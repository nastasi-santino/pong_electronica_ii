==> flow/design.v <==
module ball_logic #(
    parameter integer CLK_HZ  = 10_000_000,
    parameter integer MOVE_HZ = 100
)(
    input wire       clk,
    input wire       rst,
    input wire [6:0] firstPos,
    input wire [6:0] secondPos,
    output reg [6:0] ballX,
    output reg [5:0] ballY
);
    localparam integer CUENTA = CLK_HZ / MOVE_HZ;  
    localparam integer CW = $clog2(CUENTA);
    reg [CW-1:0] cont;
    wire move_tick = (cont == CUENTA- 'd1);
    wire signed [2:0] dx;
    wire signed [2:0] dy;
    ball_move bm1 (
    .clk(clk),
    .rst(rst),
    .move_tick(move_tick),
    .bottomPaddleX(firstPos),
    .topPaddleX(secondPos),
    .ballX(ballX),
    .ballY(ballY),
    .dx(dx),
    .dy(dy)
    );
    wire signed [7:0] bX_ext = $signed({1'b0, ballX});
    wire signed [6:0] bY_ext = $signed({1'b0, ballY});
    wire signed [7:0] next_bX = bX_ext + dx;
    wire signed [6:0] next_bY = bY_ext + dy;
    always @(posedge clk) begin
        if(rst == 'd1) begin
            ballX <= 7'd64;
            ballY <= 6'd32;
            cont <= 'd0;
        end else begin
            if(cont < CUENTA - 'd1) begin
                cont <= cont + 'd1;
            end else begin
                ballX <= next_bX[6:0];
                ballY <= next_bY[5:0];
                cont <= 'd0;
            end
        end
    end
endmodule
module ball_move(
    input  wire        clk,
    input  wire        rst,
    input  wire        move_tick,
    input  wire [6:0]  bottomPaddleX,
    input  wire [6:0]  topPaddleX,
    input  wire [6:0]  ballX,
    input  wire [5:0]  ballY,
    output reg  signed [2:0] dx,
    output reg  signed [2:0] dy
);
    localparam integer BALL_HALF   = 2;
    localparam integer PADDLE_HALF = 8;
    localparam [5:0] TOP_PADDLE_Y    = 6'd3;
    localparam [5:0] BOTTOM_PADDLE_Y = 6'd60;
    wire signed [7:0] bx  = $signed({1'b0, ballX});
    wire signed [7:0] by  = $signed({2'b0, ballY});
    wire signed [7:0] tpx = $signed({1'b0, topPaddleX});
    wire signed [7:0] bpx = $signed({1'b0, bottomPaddleX});
    wire signed [7:0] ball_left   = bx - BALL_HALF;
    wire signed [7:0] ball_right  = bx + BALL_HALF;
    wire signed [7:0] ball_top    = by - BALL_HALF;
    wire signed [7:0] ball_bottom = by + BALL_HALF;
    wire leftWallHit  = (ball_left  <= 0);
    wire rightWallHit = (ball_right >= 127);
    wire topPaddleHit =
        (ball_top <= TOP_PADDLE_Y + 1) &&
        (ball_right >= (tpx - PADDLE_HALF)) &&
        (ball_left  <= (tpx + PADDLE_HALF));
    wire bottomPaddleHit =
        (ball_bottom >= BOTTOM_PADDLE_Y - 1) &&
        (ball_right  >= (bpx - PADDLE_HALF)) &&
        (ball_left   <= (bpx + PADDLE_HALF));
    wire signed [7:0] offset_top    = bx - tpx;
    wire signed [7:0] offset_bottom = bx - bpx;
    function automatic signed [2:0] dx_from_offset(input signed [7:0] off);
    begin
        if (off <= -6)      dx_from_offset = -3'sd2;
        else if (off <= -2) dx_from_offset = -3'sd1;
        else if (off <=  1) dx_from_offset =  3'sd0;
        else if (off <=  5) dx_from_offset =  3'sd1;
        else                dx_from_offset =  3'sd2;
    end
    endfunction
    always @(posedge clk) begin
        if (rst) begin
            dx <= 3'sd0;
            dy <= -3'sd1;
        end else if (move_tick) begin
            if (leftWallHit || rightWallHit)
                dx <= -dx;
            if (topPaddleHit && dy < 0) begin
                dy <= -dy;
                dx <= dx_from_offset(offset_top);
            end else if (bottomPaddleHit && dy > 0) begin
                dy <= -dy;
                dx <= dx_from_offset(offset_bottom);
            end
        end
    end
endmodule
# Tool chain data of ball_logic
# Tool output for the design above, in the order of the flow.
# Line numbers count from 1 in the design file above.
# Library cell names are shortened.
# Not given: -
[setup]
design = "ball_logic"
clk_port = "clk"
library = "sky130hd"
lib_corner = "tt_025C_1v80"

# After elaboration
# Source: Yosys, flattened and elaborated, memories not mapped. Widths are those after wreduce. Registers that Yosys merges into a memory's read port (data or address) are not register bits. Print and check cells do not count. Equal cells are merged and count once.
[classes]
n_reduce_logical = 12
n_logic = 1
add_sub_neg = 15
n_cmp = 19
muxes = 13
equal = 1
[op_table]
columns = ["op", "n"]
rows = [
  [">= comparator 8 x 32 -> 1 bit", 2],
  ["less-or-equal comparator 8 x 32 -> 1 bit", 2],
  ["two-way mux 3 bit", 11],
  ["less-or-equal comparator 8 x 2 -> 1 bit with constant B", 4],
  ["less-or-equal comparator 8 x 4 -> 1 bit with constant B", 4],
  ["adder 17 x 1 -> 17 bit with constant B", 1],
  ["< comparator 17 bit with constant B", 1],
  ["== test 17 bit with constant B", 1],
  ["adder 7 x 4 -> 8 bit with constant B", 2],
  ["subtractor 7 x 4 -> 8 bit with constant B", 2],
  ["subtractor 7 x 7 -> 8 bit", 2],
  ["adder 7 x 2 -> 8 bit with constant B", 1],
  ["subtractor 7 x 2 -> 8 bit with constant B", 1],
  ["less-or-equal comparator 8 x 1 -> 1 bit with constant B", 1],
  ["less-or-equal comparator 8 x 3 -> 1 bit with constant B", 1],
  [">= comparator 8 x 6 -> 1 bit with constant B", 1],
  [">= comparator 8 bit with constant B", 1],
  ["adder 6 x 2 -> 7 bit with constant B", 1],
  ["subtractor 6 x 2 -> 7 bit with constant B", 1],
  ["adder 7 x 3 -> 7 bit", 1],
  ["logical AND 1 bit", 6],
  ["negation 3 bit", 2],
  ["adder 6 x 3 -> 6 bit", 1],
  ["AND reduction 2 bit", 2],
  ["two-way mux 2 bit", 2],
  ["greater-than comparator 3 x 1 -> 1 bit with constant B", 1],
  ["< comparator 3 x 1 -> 1 bit with constant B", 1],
  ["nonzero test 3 bit", 1],
]
# Not listed: further kinds 4, cells in them 4.
[bits]
ff_bits = 36
out_inout_bits = 13
wordCells = 66

# Longest topological paths
# Yosys ltp: most cells in a row. Word level: on the elaborated netlist, between registers, memories and ports. Mapped: between sequential cells and ports; inverters and the memories' decode and read muxes count.
[logic_depth]
depth_word = 8
abc_area = 0
depth_mapped = 12

# Mapped cells and area
# The flow's flattened synthesis, as Yosys stat reports it; memories are mapped. The netlist is that of the ABC_AREA named above (0 if unset); the other value can give another one.
# Totals and module areas in this step are rounded.
[types]
columns = ["cell_type", "n"]
rows = [
  ["ha_1", 58],
  ["dfxtp_1", 35],
  ["xnor2_1", 27],
  ["nor2_1", 55],
  ["inv_1", 44],
  ["nand3_1", 31],
  ["xor2_1", 16],
  ["fa_1", 6],
  ["a21oi_1", 20],
  ["o21ai_0", 20],
  ["mux2i_1", 9],
  ["nand2_1", 24],
  ["nor3_1", 15],
  ["a211oi_1", 8],
  ["a21o_1", 6],
  ["a211o_1", 5],
  ["nand4_1", 7],
  ["nor4_1", 6],
]
# Not listed: further types 53, cells in them 103.
[mapped]
seq_area_um2 = 700
mapped_area_um2 = 4000
ff_cells = 35
cell_count = 495
buf_cells = 11
# The figures by module come from a second, unflattened synthesis with its own total; it is not the netlist above.
[unflattened]
hier_cells = 484
area_unflattened_um2 = 4000
# Rows give one instance, submodules left out.
[modules]
columns = ["module", "cells", "n_inst", "mod_seq_area_um2", "area_um2"]
rows = [
  ["ball_move", 292, 1, 100, 2300],
  ["ball_logic", 192, 1, 600, 1700],
]

# Timing after synthesis
# OpenSTA on the mapped netlist: ideal clock, no wires. The path of least setup slack (recovery checks aside). Input and output delay are each 20% of the period. Register names are those of the netlist, which keeps one name where synthesis merged equal registers.
[synth_timing]
path_type = "reg-to-reg"
startpoint = "register ballX[1]"
endpoint = "register bm1.dx[0]"
slack_ns = 0.516
stages = 13
t_first_pin_ns = 0.000
required_time_ns = 3.658
clock_period_ns = 3.78
setup_ns = 0.122
delay_ns = 3.265
t_arrival_ns = 3.143
synth_period_reached_ns = 3.264
# "delay_ns" is the arrival time less input delay plus setup time.
# "stages": output pins that drive a net of the path, with the launching flip-flop's if there is one; two outputs of one cell count as two.
# "synth_period_reached_ns" = period - worst setup slack (recovery checks aside). The figure is calculated, with input and output delays left at 20% of the set period.
# Between the ends stands the longest chain of elaborated cells between them, by number of cells; it is not shown to be the way that was timed. Of several equally long chains one is given.
# A line is the first line of the expression or statement that the cell stems from. Yosys adds cells for indexed reads and writes and turns some case tables into memories.
# A register here has more assigning lines than the two given.
[synth_via]
path_cell_list = "dfxtp_1 -> inv_1 -> ha_1 -> nand2_1 -> xnor2_1 -> ha_1 -> a211oi_1 -> nor2_1 -> o311a_1 -> or3_1 -> o22ai_1 -> nand2_1 -> o311a_1"
elab_chain_len = 8
cone_cells = 38
cone_lines = 19
cone_classes = "4 x add/sub; 14 x compare; 11 x mux; 9 x reduce/logical"
[synth_rtl]
columns = ["element", "line_no", "source"]
rows = [
  ["from (decl)", 9, "output reg [6:0] ballX,"],
  ["from (assign)", 35, "ballX <= 7'd64;"],
  ["from (assign)", 42, "ballX <= next_bX[6:0];"],
  ["subtractor 7 x 7 -> 8 bit", 83, "wire signed [7:0] offset_bottom = bx - bpx;"],
  ["less-or-equal comparator 8 x 4 -> 1 bit", 89, "else if (off <=  5) dx_from_offset =  3'sd1;"],
  ["two-way mux 2 bit", 89, ""],
  ["two-way mux 3 bit", 88, "else if (off <=  1) dx_from_offset =  3'sd0;"],
  ["two-way mux 3 bit", 87, "else if (off <= -2) dx_from_offset = -3'sd1;"],
  ["two-way mux 3 bit", 86, "if (off <= -6)      dx_from_offset = -3'sd2;"],
  ["two-way mux 3 bit", 103, "end else if (bottomPaddleHit && dy > 0) begin"],
  ["two-way mux 3 bit", 100, "if (topPaddleHit && dy < 0) begin"],
  ["to (assign)", 99, "dx <= -dx;"],
  ["to (assign)", 102, "dx <= dx_from_offset(offset_top);"],
  ["to (decl)", 57, "output reg  signed [2:0] dx,"],
]

# Timing after layout
# From the final timing report of run 1: the path of least setup slack in the routed layout; clock arrival at registers is part of the times.
[layout_timing]
path_type = "reg-to-reg"
startpoint = "register ballX[1]"
endpoint = "register bm1.dx[0]"
t_arrival_ns = 3.08
clock_period_ns = 2.48
setup_ns = 0.11
required_time_ns = 2.65
slack_ns = -0.43
stages = 14
t_first_pin_ns = 0.28
# Between the ends stands the longest chain of elaborated cells between them, by number of cells; it is not shown to be the way that was timed. Of several equally long chains one is given.
# A register here has more assigning lines than the two given.
[layout_via]
path_cell_list = "dfxtp_4 -> buf_12 -> clkinv_8 -> ha_4 -> nand2_4 -> xnor2_4 -> ha_4 -> a211oi_2 -> nor2_1 -> o311a_1 -> or3_4 -> o22ai_4 -> nand2_1 -> o311a_1"
elab_chain_len = 8
cone_cells = 38
cone_lines = 19
cone_classes = "4 x add/sub; 14 x compare; 11 x mux; 9 x reduce/logical"
[layout_rtl]
columns = ["element", "line_no", "source"]
rows = [
  ["from (decl)", 9, "output reg [6:0] ballX,"],
  ["from (assign)", 35, "ballX <= 7'd64;"],
  ["from (assign)", 42, "ballX <= next_bX[6:0];"],
  ["subtractor 7 x 7 -> 8 bit", 83, "wire signed [7:0] offset_bottom = bx - bpx;"],
  ["less-or-equal comparator 8 x 4 -> 1 bit", 89, "else if (off <=  5) dx_from_offset =  3'sd1;"],
  ["two-way mux 2 bit", 89, ""],
  ["two-way mux 3 bit", 88, "else if (off <=  1) dx_from_offset =  3'sd0;"],
  ["two-way mux 3 bit", 87, "else if (off <= -2) dx_from_offset = -3'sd1;"],
  ["two-way mux 3 bit", 86, "if (off <= -6)      dx_from_offset = -3'sd2;"],
  ["two-way mux 3 bit", 103, "end else if (bottomPaddleHit && dy > 0) begin"],
  ["two-way mux 3 bit", 100, "if (topPaddleHit && dy < 0) begin"],
  ["to (assign)", 99, "dx <= -dx;"],
  ["to (assign)", 102, "dx <= dx_from_offset(offset_top);"],
  ["to (decl)", 57, "output reg  signed [2:0] dx,"],
]

# 2 stored runs of ball_logic in the flow (synthesis by Yosys, layout by OpenROAD, sky130hd cells), in arbitrary order. Constraints: input delay and output delay 20% of the set period each, output load 0.01 pF.
# "clock_period_reached_ns" = clock period - worst setup slack. The figure is calculated, with input and output delays left at 20% of the set period.
# "critical_path_time_ns" is the time allowed to the run's worst setup path (the clock period less input and output delay, where it has them) less its slack. Clock arrival times count: a late capture clock shortens it, a late launch clock lengthens it.
# "totalPower_mw": no workload was simulated; the value follows from the tool's default switching activity.
# Measured values are rounded.

[[run]]
name = "run 1"
[run.settings]
period_ns = 2.48
CORE_UTILIZATION = 32
CORE_MARGIN = 5
CELL_PAD_IN_SITES_GLOBAL_PLACEMENT = 0
TNS_END_PERCENT = 65
CAP_MARGIN = 40
SLEW_MARGIN = 10
[run.results]
synthesis_area_um2 = 4000
finalCellArea_um2 = 5900
final_die_area_um2 = 15000
hold_ws_ns = 0.46
clock_period_reached_ns = 2.910
setup_ws_ns = -0.43
totalPower_mw = 1.6
setup_tns_ns = -1.8
fin_util_pct = 49
critical_path_time_ns = 2.91
worst_path_kind = "reg-to-reg"

[[run]]
name = "run 2"
[run.settings]
period_ns = 3.92
CORE_UTILIZATION = 51
SETUP_SLACK_MARGIN = 0.05
CORE_ASPECT_RATIO = 1.58
CELL_PAD_IN_SITES_DETAIL_PLACEMENT = 2
ABC_AREA = 0
GPL_ROUTABILITY_DRIVEN = 0
MIN_ROUTING_LAYER = "met1"
CAP_MARGIN = 20
CORE_MARGIN = 2
SLEW_MARGIN = 20
[run.results]
outcome = "did not finish, placement stopped with DPL-0033"
