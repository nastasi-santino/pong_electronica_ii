==> flow/design.v <==
module controlls_iface (
    input wire          clk,
    input wire          rst,
    input wire [1:0]    btns,
    output reg          btn_pressed,
    output reg [1:0]    btn_stored
);
    localparam integer CUENTA = 10000;
    localparam integer CW = $clog2(CUENTA + 1);
    reg [CW-1:0] cont;
    reg [1:0]    btn_prev;
    always @(posedge  clk) begin
        if(rst == 'd1) begin
            cont        <= 'd0;   
            btn_stored   <= 2'd0;
            btn_pressed <= 1'b0;
            btn_prev <= 'd0;
        end else begin
            if(btns != btn_prev) begin
                btn_prev <= btns;
                cont <= 'd0;
            end else if(|btns) begin
                if(cont < CUENTA[CW-1:0]) begin
                    cont <= cont + 1'b1;
                end
                if((cont >= CUENTA[CW-1:0])) begin
                    btn_stored <= btns; 
                end 
            end else begin 
                cont <= 'd0;
                btn_stored <= 'd0;
            end
            btn_pressed <= (btn_stored != 2'b00);
        end
    end
endmodule
### Step by step through the tools: controlls_iface

Tool output for the design above, in the order of the flow.
Lines are those of the file above, counted from 1.
Library cell names are shortened.
The mark -- stands for no value.

| set-up | value |
|---|---|
| top module | controlls_iface |
| clock | clk |
| standard-cell library | sky130hd |
| corner | tt_025C_1v80 |

### Word-level counts

Source: Yosys, flattened and elaborated, memories not mapped. Widths are those after wreduce. Registers that Yosys merges into a memory's read port (data or address) are not register bits. Print and check cells do not count. Equal cells are merged and count once.

| bit counts | value |
|---|---|
| bits in registers | 19 |

| operators by class | value |
|---|---|
| reduce/logical cells | 4 |
| bitwise logic cells | 2 |
| order comparisons | 2 |
| add/sub/neg operators | 1 |
| equal/unequal tests | 2 |
| multiplexer cells | 2 |

Operators with widths:

| kind | count |
|---|---|
| adder 14 x 1 -> 14 bit (second input constant) | 1 |
| greater-or-equal comparator 14 bit (second input constant) | 1 |
| < comparator 14 bit (second input constant) | 1 |
| 2-to-1 mux 2 bit | 2 |
| OR reduction 3 bit | 1 |
| inverter 1 bit | 2 |
| != test 2 x 1 -> 1 bit (second input constant) | 1 |
| != test 2 bit | 1 |
| AND reduction 2 bit | 1 |
| nonzero test 2 bit | 1 |
| OR reduction 2 bit | 1 |

### Longest topological paths

Depth = most cells in a row (Yosys ltp): at word level without a register or memory, in the mapped netlist without a sequential cell, where the memories' decode and read muxes count.

| logic depth | value |
|---|---|
| depth after elaboration | 3 |
| ABC_AREA | 0 |
| depth in mapped cells | 6 |
| depth with buffers taken out | 5 |

### Netlist

The flow's flattened synthesis, as Yosys stat reports it; memories are mapped. The netlist is that of the ABC_AREA named above (0 if unset); the other value can give another one.

| synthesis totals | value |
|---|---|
| buffers | 5 |
| sequential area | 380.4 um^2 |
| cell count | 102 |
| synthesis area | 909.6 um^2 |
| mapped flip-flops | 19 |

Cell types:

| cell | count | total area (um^2) |
|---|---|---|
| dfxtp_1 | 19 | 380.365 |
| a21oi_1 | 8 | 40.038 |
| or3_1 | 6 | 37.536 |
| xor2_1 | 4 | 35.034 |
| nor2_1 | 9 | 33.782 |
| ha_1 | 2 | 25.024 |
| o211ai_1 | 3 | 22.522 |
| o31ai_1 | 3 | 22.522 |
| or4_1 | 3 | 22.522 |
| nor4_4 | 1 | 21.27 |
| a32o_1 | 2 | 20.019 |
| nand3_1 | 4 | 20.019 |
| o21ai_1 | 4 | 20.019 |
| inv_1 | 5 | 18.768 |
| nand4_1 | 3 | 18.768 |
| o21a_1 | 2 | 15.014 |
| a31oi_1 | 2 | 12.512 |
| o211ai_2 | 1 | 12.512 |

Not listed: further types 17, cells in them 21.

### Worst setup path after synthesis

Source: OpenSTA report_checks on the synthesized netlist (no wires, ideal clock, input and output delay 20% of the period each), path of least setup slack; recovery checks are left aside. Register names are those of the netlist, which keeps one name where synthesis merged equal registers.

| timing path after synthesis | value |
|---|---|
| path type | reg-to-reg |
| from | register cont[4] |
| to | register cont[7] |
| path delay | 1594 ps |
| library setup time | 71 ps |
| required time | 1669 ps |
| arrival time | 1523 ps |
| period | 1740 ps |
| stages on the path | 5 |
| launch time at the first pin | 0 ps |
| path buffers | 0 |
| setup slack | 146 ps |
| period reached after synthesis | 1594 ps |

"path delay" is the arrival time less input delay plus setup time.
"stages on the path": output pins that drive a net of the path, with the launching flip-flop's if there is one; two outputs of one cell count as two.
"period reached after synthesis" is the clock period less the worst setup slack; recovery checks do not enter. This is arithmetic on one report: input and output delays are still those of the set period (20% each).
The rows between start and end are the longest chain of elaborated cells between them; the timing report does not say that the signal goes this way. Where chains are equally long, one stands for them.
Each line given opens the expression or statement behind the cell; cells for indexed reads and writes are added by Yosys, which also makes memories of some case tables.
At most two assigning lines are given for a register; there are more.

| on the way, after synthesis | value |
|---|---|
| cell sequence | dfxtp_1 -> nor4_4 -> o21ai_2 -> or4_1 -> a21oi_1 |
| length of the longest elaborated chain | 1 |
| elaborated cells on any way between the ends | 2 |

RTL lines, path after synthesis:

| item | line | RTL |
|---|---|---|
| start: declaration | 10 | `reg [CW-1:0] cont;` |
| start: assignment | 14 | `cont        <= 'd0;` |
| start: assignment | 24 | `cont <= cont + 1'b1;` |
| adder 14 x 1 -> 14 bit | 24 |  |
| end: assignment | 21 | `cont <= 'd0;` |
| end: assignment | 24 |  |
| end: declaration | 10 |  |

### Path in the finished layout

Path of least setup slack in the final report of entry A (OpenROAD, finished layout, wires in). Where an end is a register, its clock arrival counts in the times.
The report prints the path's times to 10 ps; the period is as set.

| timing path post-layout | value |
|---|---|
| path type | reg-to-reg |
| from | register cont[4] |
| to | register cont[10] |
| stages on the path | 6 |
| period | 1830 ps |
| library setup time | 60 ps |
| path buffers | 1 |
| required time | 2060 ps |
| setup slack | 150 ps |
| arrival time | 1910 ps |
| launch time at the first pin | 290 ps |

The rows between start and end are the longest chain of elaborated cells between them; the timing report does not say that the signal goes this way. Where chains are equally long, one stands for them.
At most two assigning lines are given for a register; there are more.

| on the way, post-layout | value |
|---|---|
| cell sequence | dfxtp_1 -> nor4_4 -> buf_4 -> o211ai_2 -> or3_1 -> a21oi_1 |
| length of the longest elaborated chain | 1 |
| elaborated cells on any way between the ends | 2 |

RTL lines, path post-layout:

| item | line | RTL |
|---|---|---|
| start: declaration | 10 | `reg [CW-1:0] cont;` |
| start: assignment | 14 | `cont        <= 'd0;` |
| start: assignment | 24 | `cont <= cont + 1'b1;` |
| adder 14 x 1 -> 14 bit | 24 |  |
| end: assignment | 21 | `cont <= 'd0;` |
| end: assignment | 24 |  |
| end: declaration | 10 |  |

Top module controlls_iface; platform sky130hd; tools Yosys and OpenROAD; 2 stored runs in no particular order. Input and output delays are each 20% of the period that was set; the output load is 0.01 pF.
"allowed time less slack (worst setup path)": the worst setup path's part of the clock period (all of it between registers, 20% less for each end at a port) less its slack. A launch clock that arrives late makes it longer, a capture clock that arrives late makes it shorter.
"allowed time less slack (worst setup path)" is known to 10 ps.
Among the settings, -- means not set for that run.

| run | period_ns | CORE_UTILIZATION | CAP_MARGIN | CORE_MARGIN | SLEW_MARGIN | SETUP_SLACK_MARGIN | PLACE_DENSITY_LB_ADDON | TNS_END_PERCENT | ABC_AREA | CTS_CLUSTER_SIZE | MIN_ROUTING_LAYER | MAX_ROUTING_LAYER | Yosys chip area after synthesis (um^2) | worst-case hold slack (ps) | smallest setup slack (ps) | standard-cell area after layout (um^2) | overall die area (um^2) | allowed time less slack (worst setup path) (ps) | kind of the worst setup path |
|---|---|---|---|---|---|---|---|---|---|---|---|---|---|---|---|---|---|---|---|
| entry A | 1.83 | 39 | 20 | 2 | 20 | -- | -- | -- | -- | -- | -- | -- | 909.6 | 504 | 150 | 1071.0 | 2734.8 | 1680 | reg-to-reg |
| entry B | 1.04 | 28 | 20 | 2 | 20 | -0.02 | 0.24 | 5 | 1 | 27 | met1 | met5 | 1066.0 | 378 | -211 | 1562.8 | 4316.5 | 1250 | reg-to-reg |
