==> flow/design.v <==
module limited_move(
    input  wire              rst,
    input  wire [6:0]        actual_pos,
    input  wire              isLeft,
    input  wire              isRight,
    output reg signed [2:0] dx
);
    localparam integer WIDTH = 17;
    localparam integer HALF  = WIDTH/2;      
    localparam [6:0]   HALF7 = HALF[6:0];
    always @* begin
        dx = 3'sd0;   
        if (rst == 'd0) begin
            if (isLeft == 'd1 && isRight == 'd0) begin
                if (actual_pos > HALF7)
                    dx = -3'sd1;  
            end else if (isRight == 'd1 && isLeft == 'd0) begin
                if (actual_pos < (7'd127 - HALF7))
                    dx = 3'sd1;  
            end
        end
    end
endmodule
module players_logic #(
    parameter integer CLK_HZ  = 10_000_000,
    parameter integer MOVE_HZ = 100
)(
    input  wire        clk,
    input  wire        rst,
    input  wire [1:0]  btns,
    output reg  [6:0]  position
);
    wire signed [2:0] dx;
    limited_move lm1 (
    .rst(rst),
    .actual_pos(position),
    .isLeft(btns[0]),
    .isRight(btns[1]),
    .dx(dx)
    );
    localparam integer CUENTA = CLK_HZ / MOVE_HZ;  
    localparam integer CW = $clog2(CUENTA);
    reg [CW-1:0] cont;
    wire signed [7:0] pos_ext  = $signed({1'b0, position});
    wire signed [7:0] next_pos = pos_ext + dx;
    always @(posedge clk) begin
        if(rst == 'd1) begin
            position <= 7'd64;
            cont <= 'd0;
        end else begin
            if(cont < CUENTA - 'd1) begin
                cont <= cont + 'd1;
            end else begin
                position <= next_pos[6:0];
                cont <= 'd0;
            end
        end
    end
endmodule
Step by step through the tools: players_logic
The steps from the RTL of players_logic to its reports follow in flow order.
Line numbers count from 1 in the design file above.
Operators: Yosys type, input widths -> output width; for muxes data width and select width s.
{"block": "design", "design": "players_logic", "clk_port": "clk", "library": "sky130hd", "pvt_corner": "tt_025C_1v80"}

Word level
Counts by Yosys on the flattened word-level netlist (proc, flatten, opt, wreduce; memories kept). Register bits leave out memories and registers merged into their read ports (data or address); mux counts leave out enables and synchronous resets folded into registers. Print and check cells are left out. Cells with the same type and inputs are merged into one.
{"block": "classes", "n_addsub": 2, "cmp": 3, "mux": 5, "logic": 3, "n_reduce_logical": 3}
{"block": "op_table", "operator": "$add 17x1->17 const B", "n": 1}
{"block": "op_table", "operator": "$lt 17x17->1 const B", "n": 1}
{"block": "op_table", "operator": "$mux 3", "n": 4}
{"block": "op_table", "operator": "$add 7x3->7", "n": 1}
{"block": "op_table", "operator": "$gt 7x4->1 const B", "n": 1}
{"block": "op_table", "operator": "$lt 7x7->1 const B", "n": 1}
{"block": "op_table", "operator": "$not 1->1", "n": 3}
{"block": "op_table", "operator": "$logic_and 1x1->1", "n": 2}
{"block": "op_table", "operator": "$reduce_or 2->1", "n": 1}
{"block": "op_table", "operator": "$mux 1", "n": 1}
{"block": "word_totals", "register_bits": 24, "in_bits": 4, "out_inout_bits": 7, "elab_cells": 18}

Logic depth
Depth = most cells in a row (Yosys ltp): at word level without a register or memory, in the mapped netlist without a sequential cell, where the memories' decode and read muxes count.
{"block": "depth", "depth_word": 6, "abc_area": 0, "depth_mapped": 12, "ltp_nobuf": 11}

Netlist
The flow's flattened synthesis, as Yosys stat reports it; memories are mapped. The netlist is that of the ABC_AREA named above (0 if unset); the other value can give another one.
Totals and module areas in this step are rounded.
{"block": "types", "cell": "sky130_fd_sc_hd__dfxtp_1", "n": 24, "area_total_um2": 480.461}
{"block": "types", "cell": "sky130_fd_sc_hd__nor2_1", "n": 29, "area_total_um2": 108.854}
{"block": "types", "cell": "sky130_fd_sc_hd__ha_1", "n": 7, "area_total_um2": 87.584}
{"block": "types", "cell": "sky130_fd_sc_hd__xnor2_1", "n": 7, "area_total_um2": 61.309}
{"block": "types", "cell": "sky130_fd_sc_hd__xor2_1", "n": 7, "area_total_um2": 61.309}
{"block": "types", "cell": "sky130_fd_sc_hd__nand2_1", "n": 13, "area_total_um2": 48.797}
{"block": "types", "cell": "sky130_fd_sc_hd__nand3_1", "n": 8, "area_total_um2": 40.038}
{"block": "types", "cell": "sky130_fd_sc_hd__mux2i_1", "n": 3, "area_total_um2": 30.029}
{"block": "types", "cell": "sky130_fd_sc_hd__inv_1", "n": 7, "area_total_um2": 26.275}
{"block": "types", "cell": "sky130_fd_sc_hd__a21oi_1", "n": 5, "area_total_um2": 25.024}
{"block": "types", "cell": "sky130_fd_sc_hd__nor3_1", "n": 5, "area_total_um2": 25.024}
{"block": "types", "cell": "sky130_fd_sc_hd__a211oi_1", "n": 3, "area_total_um2": 22.522}
{"block": "types", "cell": "sky130_fd_sc_hd__a21o_1", "n": 3, "area_total_um2": 22.522}
{"block": "types", "cell": "sky130_fd_sc_hd__buf_6", "n": 2, "area_total_um2": 22.522}
{"block": "types", "cell": "sky130_fd_sc_hd__nor4_4", "n": 1, "area_total_um2": 21.27}
{"block": "types", "cell": "sky130_fd_sc_hd__fa_1", "n": 1, "area_total_um2": 20.019}
{"block": "types", "cell": "sky130_fd_sc_hd__nand4_1", "n": 3, "area_total_um2": 18.768}
{"block": "types", "cell": "sky130_fd_sc_hd__nor2b_1", "n": 3, "area_total_um2": 18.768}
Not listed: further types 22, cells in them 30.
{"block": "mapped", "mapped_cells": 161, "synth_area_um2": 1370, "seqArea_um2": 480, "flip_flops": 24, "n_buf": 3}
The figures by module come from a second, unflattened synthesis with its own total; it is not the netlist above.
{"block": "hier_totals", "cells_unflattened": 152, "area_unflattened_um2": 1320}
Each row is one instance without its submodules.
{"block": "by_module", "mod": "players_logic", "n_inst": 1, "cells": 142, "mod_area_um2": 1250, "seq_area_um2": 480}
{"block": "by_module", "mod": "limited_move", "n_inst": 1, "cells": 10, "mod_area_um2": 73.8, "seq_area_um2": 0.0}

Worst setup path after synthesis
OpenSTA on the mapped netlist: ideal clock, no wires. The path of least setup slack (recovery checks aside). Input and output delay are each 20% of the period. Register names are those of the netlist, which keeps one name where synthesis merged equal registers.
{"block": "synth_path", "path_kind": "input to register", "from": "in btns[1]", "to": "reg position[6]", "clock_period_ps": 2740, "in_delay_ps": 548, "setup_ps": 91, "launch_ps": 548, "arrival_time_ps": 2611, "t_required_ps": 2649, "setup_slack_ps": 39, "path_delay_ps": 2154, "path_stages": 11, "path_buffers": 0, "synth_period_reached_ps": 2701}
"path_delay_ps" is the arrival time less input delay plus setup time.
"path_stages" counts driving pins, that of a launching flip-flop among them; a cell with two outputs on the path counts twice.
"synth_period_reached_ps" = period - worst setup slack (recovery checks aside). The figure is calculated, with input and output delays left at 20% of the set period.
The rows between start and end are the longest chain of elaborated cells between them; the timing report does not say that the signal goes this way. Where chains are equally long, one stands for them.
Each line given opens the expression or statement behind the cell; cells for indexed reads and writes are added by Yosys, which also makes memories of some case tables.
{"block": "synth_between", "path_cell_list": "sky130_fd_sc_hd__or3b_2 > sky130_fd_sc_hd__a21o_1 > sky130_fd_sc_hd__nand2_1 > sky130_fd_sc_hd__ha_1 > sky130_fd_sc_hd__inv_1 > sky130_fd_sc_hd__fa_1 > sky130_fd_sc_hd__nor2b_1 > sky130_fd_sc_hd__o31a_1 > sky130_fd_sc_hd__o21a_1 > sky130_fd_sc_hd__nor4_1 > sky130_fd_sc_hd__a311oi_1", "elab_chain_cells": 5, "cells_between": 7, "lines_between": 4, "cone_classes": "add/sub: 1; mux: 3; logic: 1; reduce/logical: 2"}
{"block": "synth_lines", "item": "start, declared", "line_no": 30, "text": "input  wire [1:0]  btns,"}
{"block": "synth_lines", "item": "$logic_and 1x1->1", "line_no": 17, "text": "end else if (isRight == 'd1 && isLeft == 'd0) begin"}
{"block": "synth_lines", "item": "$mux 3", "line_no": 17}
{"block": "synth_lines", "item": "$mux 3", "line_no": 14, "text": "if (isLeft == 'd1 && isRight == 'd0) begin"}
{"block": "synth_lines", "item": "$mux 3", "line_no": 13, "text": "if (rst == 'd0) begin"}
{"block": "synth_lines", "item": "$add 7x3->7", "line_no": 45, "text": "wire signed [7:0] next_pos = pos_ext + dx;"}
{"block": "synth_lines", "item": "end, assigned", "line_no": 48, "text": "position <= 7'd64;"}
{"block": "synth_lines", "item": "end, assigned", "line_no": 54, "text": "position <= next_pos[6:0];"}
{"block": "synth_lines", "item": "end, declared", "line_no": 31, "text": "output reg  [6:0]  position"}

Path in the finished layout
From the final timing report of flow run A: the path of least setup slack in the routed layout; clock arrival at registers is part of the times.
The path's times are printed in steps of 10 ps; the period is the one set.
{"block": "layout_path", "path_kind": "input to register", "from": "in rst", "to": "reg position[6]", "clock_period_ps": 2460, "in_delay_ps": 490, "setup_ps": 90, "launch_ps": 490, "arrival_time_ps": 2620, "t_required_ps": 2640, "setup_slack_ps": 20, "path_stages": 12, "path_buffers": 1}
The rows between start and end are the longest chain of elaborated cells between them; the timing report does not say that the signal goes this way. Where chains are equally long, one stands for them.
{"block": "layout_between", "path_cell_list": "sky130_fd_sc_hd__buf_6 > sky130_fd_sc_hd__or3b_4 > sky130_fd_sc_hd__a21o_1 > sky130_fd_sc_hd__nand2_1 > sky130_fd_sc_hd__ha_2 > sky130_fd_sc_hd__inv_2 > sky130_fd_sc_hd__fa_2 > sky130_fd_sc_hd__nor2b_2 > sky130_fd_sc_hd__o31a_1 > sky130_fd_sc_hd__o21a_1 > sky130_fd_sc_hd__nor4_2 > sky130_fd_sc_hd__a311oi_2", "elab_chain_cells": 2, "cells_between": 2, "lines_between": 2, "cone_classes": "add/sub: 1; mux: 1"}
{"block": "layout_lines", "item": "start, declared", "line_no": 29, "text": "input  wire        rst,"}
{"block": "layout_lines", "item": "$mux 3", "line_no": 13, "text": "if (rst == 'd0) begin"}
{"block": "layout_lines", "item": "$add 7x3->7", "line_no": 45, "text": "wire signed [7:0] next_pos = pos_ext + dx;"}
{"block": "layout_lines", "item": "end, assigned", "line_no": 48, "text": "position <= 7'd64;"}
{"block": "layout_lines", "item": "end, assigned", "line_no": 54, "text": "position <= next_pos[6:0];"}
{"block": "layout_lines", "item": "end, declared", "line_no": 31, "text": "output reg  [6:0]  position"}

Hand-over note for players_logic

Below are 2 stored runs of the flow (Yosys, OpenROAD; platform sky130hd) on players_logic, each with its settings and what was measured, unordered. Constraints: input delay and output delay 20% of the set period each, output load 0.01 pF.
"critical_path_time_ps" means the part of the period allowed to the worst setup path (the constraints hold back 20% at inputs and 20% at outputs) less its slack; where the path has registers, the arrival times of their clocks count too.
"critical_path_time_ps" is given in steps of 10 ps.
The measured numbers are rounded.

{"run": "flow run A", "settings": { "period_ns": 2.46, "CORE_UTILIZATION": 22, "PLACE_DENSITY_LB_ADDON": 0.16, "CORE_MARGIN": 2, "CELL_PAD_IN_SITES_GLOBAL_PLACEMENT": 0, "GPL_ROUTABILITY_DRIVEN": 1, "CAP_MARGIN": 20, "SLEW_MARGIN": 20 }, "results": { "yosys_chip_area_um2": 1370, "design.die.area_um2": 6870, "final_stdcell_area_um2": 1840, "layout_utilization_frac": 0.309, "worstSetupSlack_ps": 25, "hold_worst_slack_ps": 478, "critical_path_time_ps": 1940, "critical_path_type": "input to register" }}
{"run": "flow run B", "settings": { "period_ns": 4.14, "CAP_MARGIN": 20, "CORE_MARGIN": 2, "CORE_UTILIZATION": 40, "SLEW_MARGIN": 20 }, "results": { "yosys_chip_area_um2": 1370, "design.die.area_um2": 3910, "final_stdcell_area_um2": 1550, "layout_utilization_frac": 0.467, "worstSetupSlack_ps": 763, "hold_worst_slack_ps": 487, "critical_path_time_ps": 2550, "critical_path_type": "input to register" }}

End of note.
